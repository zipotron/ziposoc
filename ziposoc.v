==> flow/design.v <==
module freq_div #(parameter PERIOD=6000,
					parameter PERIOD_WIDTH=12) (input clk, output reg clk_1khz);
    reg [PERIOD_WIDTH:0] count = 0;
    always @(posedge clk)
     begin
        if(count == PERIOD)
            begin
                clk_1khz <= ~clk_1khz;
                count <= 0;
            end
        else
            count <= count + 1;
     end
endmodule
module ziposoc #(
	parameter EXTENSION_C = 1
) (	input	clk25_mhz,
	output  [7:0] leds);
	wire [63:0] addr;
	wire [63:0]	byte_read;
	wire [63:0]	byte_write;
	wire [7:0] leds_io;
	wire rw;
	assign leds = led_switch? byte_read[7:0] : leds_io;  
	reg led_switch=0;
	data_bus data(.clk(clk_1khz), .rw(rw), .addr(addr), .read(byte_read), .write(byte_write), .led(leds_io), .exception(exception));
	zipocpu cpu(clk25_mhz, rw, addr, byte_write, byte_read);
	freq_div div(clk25_mhz, clk_1khz);
	defparam div.PERIOD = 30000;
	defparam div.PERIOD_WIDTH = 20;
endmodule
Step by step through the tools: freq_div
The steps from the RTL of freq_div to its reports follow in flow order.
Line numbers count from 1 in the design file above.
Operators: Yosys type, input widths -> output width; for muxes data width and select width s.
Library cell names are shortened.
{ "setup": {"top": "freq_div", "clk_port": "clk", "cell_library": "sky130hd", "lib_corner": "tt_025C_1v80"} }

Word-level counts
Counts by Yosys on the flattened word-level netlist (proc, flatten, opt, wreduce; memories kept). Register bits leave out memories and registers merged into their read ports (data or address); mux counts leave out enables and synchronous resets folded into registers. Print and check cells are left out. Cells with the same type and inputs are merged into one.
{ "bits": {"register_bits": 14, "in_bits": 1, "output_inout_bits": 1, "elab_cells": 5} }
{ "op_classes": {"addsub": 1, "n_eq": 1, "n_logic": 1} }
{ "ops": {"columns": ["operator", "n"], "rows": [
  ["$add 13x1->13 const B", 1],
  ["$eq 13x13->1 const B", 1],
  ["$not 1->1", 1]
]} }

Depth
Longest topological path by Yosys (ltp), each cell counted once; first at word level (registers and memories cut), then after technology mapping (sequential cells cut; the memories' decode and read muxes count).
{ "depth": {"ltp_word": 1, "ABC_AREA": 0, "ltp_mapped": 6} }

Mapped cells and area
Yosys stat after the flow's synthesis: flattened, memories mapped to cells. It holds for the ABC_AREA given above (unset counts as 0); a run with the other value may have another netlist.
{ "types": {"columns": ["type", "n"], "rows": [
  ["dfxtp_1", 13],
  ["a21oi_2", 6],
  ["edfxtp_1", 1],
  ["or4_1", 4],
  ["xnor2_1", 3],
  ["ha_1", 2],
  ["o31ai_1", 3],
  ["nand3_1", 4],
  ["inv_1", 5],
  ["nor2_2", 3],
  ["or3_1", 3],
  ["xor2_1", 2],
  ["nand2_1", 4],
  ["o21ai_0", 3],
  ["nand4_1", 2],
  ["nand4_2", 1],
  ["nor4_2", 1],
  ["buf_6", 1]
]} }
Other cell types: 2; their cells: 3.
{ "mapped": {"stdcells": 64, "area_um2": 635.6, "seqArea_um2": 290.3, "ffs": 14} }

Path before layout
Path of least setup slack by OpenSTA after synthesis, without wires, with an ideal clock, recovery checks aside; 20% of the period is set as input and as output delay. Where synthesis merged equal registers, the netlist keeps one of their names.
{ "synth_timing": {"path_kind": "reg2reg", "from": "register count[11]", "to": "register clk_1khz", "period_ns": 1.72, "t_arrival_ns": 1.342, "t_required_ns": 1.419, "setup_slack_ns": 0.077, "path_delay_ns": 1.643, "path_stages": 4, "period_less_setup_slack_ns": 1.643} }
"path_delay_ns" = arrival - input delay + setup time.
"path_stages": output pins that drive a net of the path, with the launching flip-flop's if there is one; two outputs of one cell count as two.
"period_less_setup_slack_ns" is the clock period less the worst setup slack; recovery checks do not enter. This is arithmetic on one report: input and output delays are still those of the set period (20% each).
Between the ends stands the longest chain of elaborated cells between them, by number of cells; it is not shown to be the way that was timed. Of several equally long chains one is given.
A line is the first line of the expression or statement that the cell stems from. Yosys adds cells for indexed reads and writes and turns some case tables into memories.
{ "synth_between": {"path_cell_list": "dfxtp_1 -> or4_1 -> nor4_2 -> buf_6", "elab_chain_cells": 1} }
{ "synth_rtl": {"columns": ["element", "line_no", "source"], "rows": [
  ["from (decl)", 3, "reg [PERIOD_WIDTH:0] count = 0;"],
  ["from (assign)", 9, "count <= 0;"],
  ["from (assign)", 12, "count <= count + 1;"],
  ["$eq 13x13->1", 6, "if(count == PERIOD)"],
  ["to (assign)", 8, "clk_1khz <= ~clk_1khz;"],
  ["to (decl)", 2, "parameter PERIOD_WIDTH=12) (input clk, output reg clk_1khz);"]
]} }

Path in the finished layout
From the final timing report of entry B: the path of least setup slack in the routed layout; clock arrival at registers is part of the times.
{ "layout_timing": {"path_kind": "reg2reg", "from": "register count[11]", "to": "register count[1]", "period_ns": 1.84, "t_arrival_ns": 1.88, "t_required_ns": 2.03, "setup_slack_ns": 0.15, "path_stages": 5} }
Between the ends stands the longest chain of elaborated cells between them, by number of cells; it is not shown to be the way that was timed. Of several equally long chains one is given.
{ "layout_between": {"path_cell_list": "dfxtp_1 -> or4_1 -> nor4_2 -> buf_4 -> nor2b_1", "elab_chain_cells": 1} }
{ "layout_rtl": {"columns": ["element", "line_no", "source"], "rows": [
  ["from (decl)", 3, "reg [PERIOD_WIDTH:0] count = 0;"],
  ["from (assign)", 9, "count <= 0;"],
  ["from (assign)", 12, "count <= count + 1;"],
  ["$eq 13x13->1", 6, "if(count == PERIOD)"],
  ["to (assign)", 9, null],
  ["to (assign)", 12, null],
  ["to (decl)", 3, null]
]} }

Measured results for freq_div: 2 stored runs of the Yosys and OpenROAD flow on sky130hd. The settings differ; the order carries no meaning. The constraints put input and output delay at 20% of the set period each and load the outputs with 0.01 pF.
"overall power": no workload was simulated; the value follows from the tool's default switching activity.

==> entry A: settings <==
{ "period_ns": 1.23, "CORE_UTILIZATION": 65, "SETUP_SLACK_MARGIN": 0.05, "PLACE_DENSITY_LB_ADDON": 0.18, "CORE_MARGIN": 9, "CELL_PAD_IN_SITES_GLOBAL_PLACEMENT": 3, "CELL_PAD_IN_SITES_DETAIL_PLACEMENT": 2, "ABC_AREA": 0, "GPL_TIMING_DRIVEN": 1, "CTS_CLUSTER_SIZE": 28, "CTS_CLUSTER_DIAMETER": 153, "MIN_ROUTING_LAYER": "met1", "CAP_MARGIN": 20, "SLEW_MARGIN": 20 }
==> entry A: results <==
stopped before the end: floorplanning reported PDN-0185

==> entry B: settings <==
{ "period_ns": 1.84, "SETUP_SLACK_MARGIN": 0.02, "CAP_MARGIN": 20, "CORE_MARGIN": 2, "CORE_UTILIZATION": 40, "SLEW_MARGIN": 20 }
==> entry B: results <==
area of the die: 1923.7 µm²
lowest hold slack: 0.494 ns
overall power: 532.5 µW
final design utilization: 47.8 %
setup slack of the worst path: 0.148 ns
Yosys chip area after synthesis: 635.6 µm²
total negative slack: 0.000 ns
